==> flow/design.v <==
module Seq (
    input clk,
    input rst_n,
    input in_valid,
    input [3:0] card,
    output logic win,
    output logic lose,
    output logic [4:0] sum
);
logic [4:0] trans;  
always_ff @(posedge clk, negedge rst_n) begin
    if (!rst_n) begin
        sum <= 5'b0;
        win <= 0;
        lose <= 0;
        trans <= 0;
    end
    else begin
        if(in_valid)
        begin
        if (sum <= 16)
            sum <= sum + (card > 10 ? 10: card);
        if (sum + (card > 10 ? 10: card) > 21) begin
            lose <= 1;
            win <= 0;
        end
        else if (sum+(card > 10 ? 10: card) > 16 && sum+(card > 10 ? 10: card)<= 21) begin
            win <= 1;
            lose <= 0;
        end
        if (win || lose) begin
            sum <= 5'b0;
            win <= 0;
            lose <= 0;
        end
        end
    end
end
endmodule
From RTL to reports: Seq

What the tools print for Seq, step after step.
Line numbers count from 1 in the design file above.
Operators: Yosys type, input widths -> output width; for muxes data width and select width s.
Not given: -

Top: Seq
Clock: clk
Standard-cell library: sky130hd
Timing corner: tt_025C_1v80

After elaboration

Counts by Yosys on the flattened word-level netlist (proc, flatten, opt, wreduce; memories kept). Register bits leave out memories and registers merged into their read ports (data or address). Print and check cells are left out. Cells with the same type and inputs are merged into one.

Bits in registers: 7
Input bits: 7
Elaborated cells: 24

Order comparisons: 5
$add $sub $neg: 1
Mux-type cells: 9
Reduce/logical cells: 6

Operators with widths:

| operator            | number |
| $gt 32x5->1 const B | 2 |
| $mux 5              | 2 |
| $add 5x4->6         | 1 |
| $le 6x5->1 const B  | 1 |
| $mux 1              | 6 |
| $le 5x5->1 const B  | 1 |
| $reduce_and 2->1    | 2 |
| $gt 4x4->1 const B  | 1 |
| $mux 4              | 1 |
| $reduce_bool 3->1   | 1 |
| $reduce_bool 2->1   | 1 |
| $logic_and 1x1->1   | 1 |
| $logic_or 1x1->1    | 1 |

Logic depth

Yosys ltp: most cells in a row. Word level: on the elaborated netlist, between registers, memories and ports. Mapped: between sequential cells and ports; inverters and the memories' decode and read muxes count.

Word-level depth: 8
ABC_AREA: 1
Gate-level depth with buffers: 15

Synthesis result

Source: synth_stat.txt of the flow (Yosys; design flattened, memories mapped). It holds for the ABC_AREA given above (unset counts as 0); a run with the other value may have another netlist.

Cell types:

| cell                      | number |
| sky130_fd_sc_hd__dfrtp_1  | 7 |
| sky130_fd_sc_hd__nand2_1  | 28 |
| sky130_fd_sc_hd__nand3_1  | 12 |
| sky130_fd_sc_hd__inv_1    | 14 |
| sky130_fd_sc_hd__ha_1     | 4 |
| sky130_fd_sc_hd__nor2_1   | 8 |
| sky130_fd_sc_hd__o22ai_1  | 4 |
| sky130_fd_sc_hd__a31oi_4  | 1 |
| sky130_fd_sc_hd__fa_1     | 1 |
| sky130_fd_sc_hd__nand2_2  | 3 |
| sky130_fd_sc_hd__nor2_4   | 1 |
| sky130_fd_sc_hd__a21oi_1  | 2 |
| sky130_fd_sc_hd__nand3_2  | 1 |
| sky130_fd_sc_hd__o21ai_1  | 2 |
| sky130_fd_sc_hd__a21oi_2  | 1 |
| sky130_fd_sc_hd__a21boi_0 | 1 |
| sky130_fd_sc_hd__a21o_1   | 1 |
| sky130_fd_sc_hd__nand4_1  | 1 |

Other cell types: 3; their cells: 3.

Mapped flip-flops: 7
Cells in the netlist: 95
Chip area (Yosys): 643.1 um^2
Sequential part of the area: 175.2 um^2
Buffers: 1

Path before layout

Path of least setup slack by OpenSTA after synthesis, without wires, with an ideal clock, recovery checks aside; 20% of the period is set as input and as output delay. Where synthesis merged equal registers, the netlist keeps one of their names.

Kind: input to register
Start point: input card[2]
End point: register win
Data required time: 2.397 ns
Path buffers: 0
Delay of the path: 1.571 ns
Stages: 14
Arrival time: 1.992 ns
Setup slack: 0.405 ns
Period: 2.47 ns
External input delay: 0.494 ns
Synthesis period reached: 2.065 ns

"delay of the path" is the arrival time less input delay plus setup time.
"stages": output pins that drive a net of the path, with the launching flip-flop's if there is one; two outputs of one cell count as two.
"synthesis period reached" is the clock period less the worst setup slack; recovery checks do not enter. This is arithmetic on one report: input and output delays are still those of the set period (20% each).
The rows between start and end are the longest chain of elaborated cells between them; the timing report does not say that the signal goes this way. Where chains are equally long, one stands for them.
A line is the first line of the expression or statement that the cell stems from. Yosys adds cells for indexed reads and writes and turns some case tables into memories.
A register here has more assigning lines than the two given.

Path through: sky130_fd_sc_hd__inv_1 -> sky130_fd_sc_hd__nand2_1 -> sky130_fd_sc_hd__a21boi_0 -> sky130_fd_sc_hd__ha_1 -> sky130_fd_sc_hd__fa_1 -> sky130_fd_sc_hd__inv_1 -> sky130_fd_sc_hd__nand2_1 -> sky130_fd_sc_hd__nor2_1 -> sky130_fd_sc_hd__nand3_1 -> sky130_fd_sc_hd__nand2_1 -> sky130_fd_sc_hd__nand2_1 -> sky130_fd_sc_hd__nand2_2 -> sky130_fd_sc_hd__nand2_2 -> sky130_fd_sc_hd__a21oi_2
Cells in the longest elaborated chain: 8
Elaborated cells on any way between the ends: 12

RTL lines, path after synthesis:

| element            | line | text |
| start: declaration | 5    | `input [3:0] card,` |
| $gt 4x4->1         | 27   | `else if (sum+(card > 10 ? 10: card) > 16 && sum+(card > 10 ? 10: card)<= 21) begin` |
| $mux 4             | 27   |  |
| $add 5x4->6        | 27   |  |
| $gt 32x5->1        | 27   |  |
| $logic_and 1x1->1  | 27   |  |
| $mux 1             | 27   |  |
| $mux 1             | 23   | `if (sum + (card > 10 ? 10: card) > 21) begin` |
| $mux 1             | 31   | `if (win \|\| lose) begin` |
| end: assignment    | 28   | `win <= 1;` |
| end: assignment    | 33   | `win <= 0;` |
| end: declaration   | 6    | `output logic win,` |

Lab notebook: Seq

2 stored runs of Seq in the flow (synthesis by Yosys, layout by OpenROAD, sky130hd cells), in arbitrary order. Constraints: input delay and output delay 20% of the set period each, output load 0.01 pF.
A setting shown as -- is not set for that run.

| name                               | entry A | entry B |
| period_ns                          | 1.82    | 2.9     |
| CORE_UTILIZATION                   | 48      | 72      |
| SETUP_SLACK_MARGIN                 | -0.07   | 0.6     |
| PLACE_DENSITY_LB_ADDON             | 0.24    | 0.07    |
| CORE_ASPECT_RATIO                  | 0.54    | --      |
| CELL_PAD_IN_SITES_GLOBAL_PLACEMENT | 2       | --      |
| TNS_END_PERCENT                    | 90      | --      |
| ABC_AREA                           | 1       | --      |
| GPL_ROUTABILITY_DRIVEN             | 0       | 0       |
| CTS_CLUSTER_SIZE                   | 18      | 17      |
| CAP_MARGIN                         | 10      | 15      |
| MIN_ROUTING_LAYER                  | met1    | --      |
| MAX_ROUTING_LAYER                  | met5    | met5    |
| CORE_MARGIN                        | 2       | 9       |
| SLEW_MARGIN                        | 20      | 20      |
| CTS_CLUSTER_DIAMETER               | --      | 207     |

Entry A: not finished: floorplanning ended with error PDN-0185
Entry B: not finished: floorplanning ended with error PDN-0185
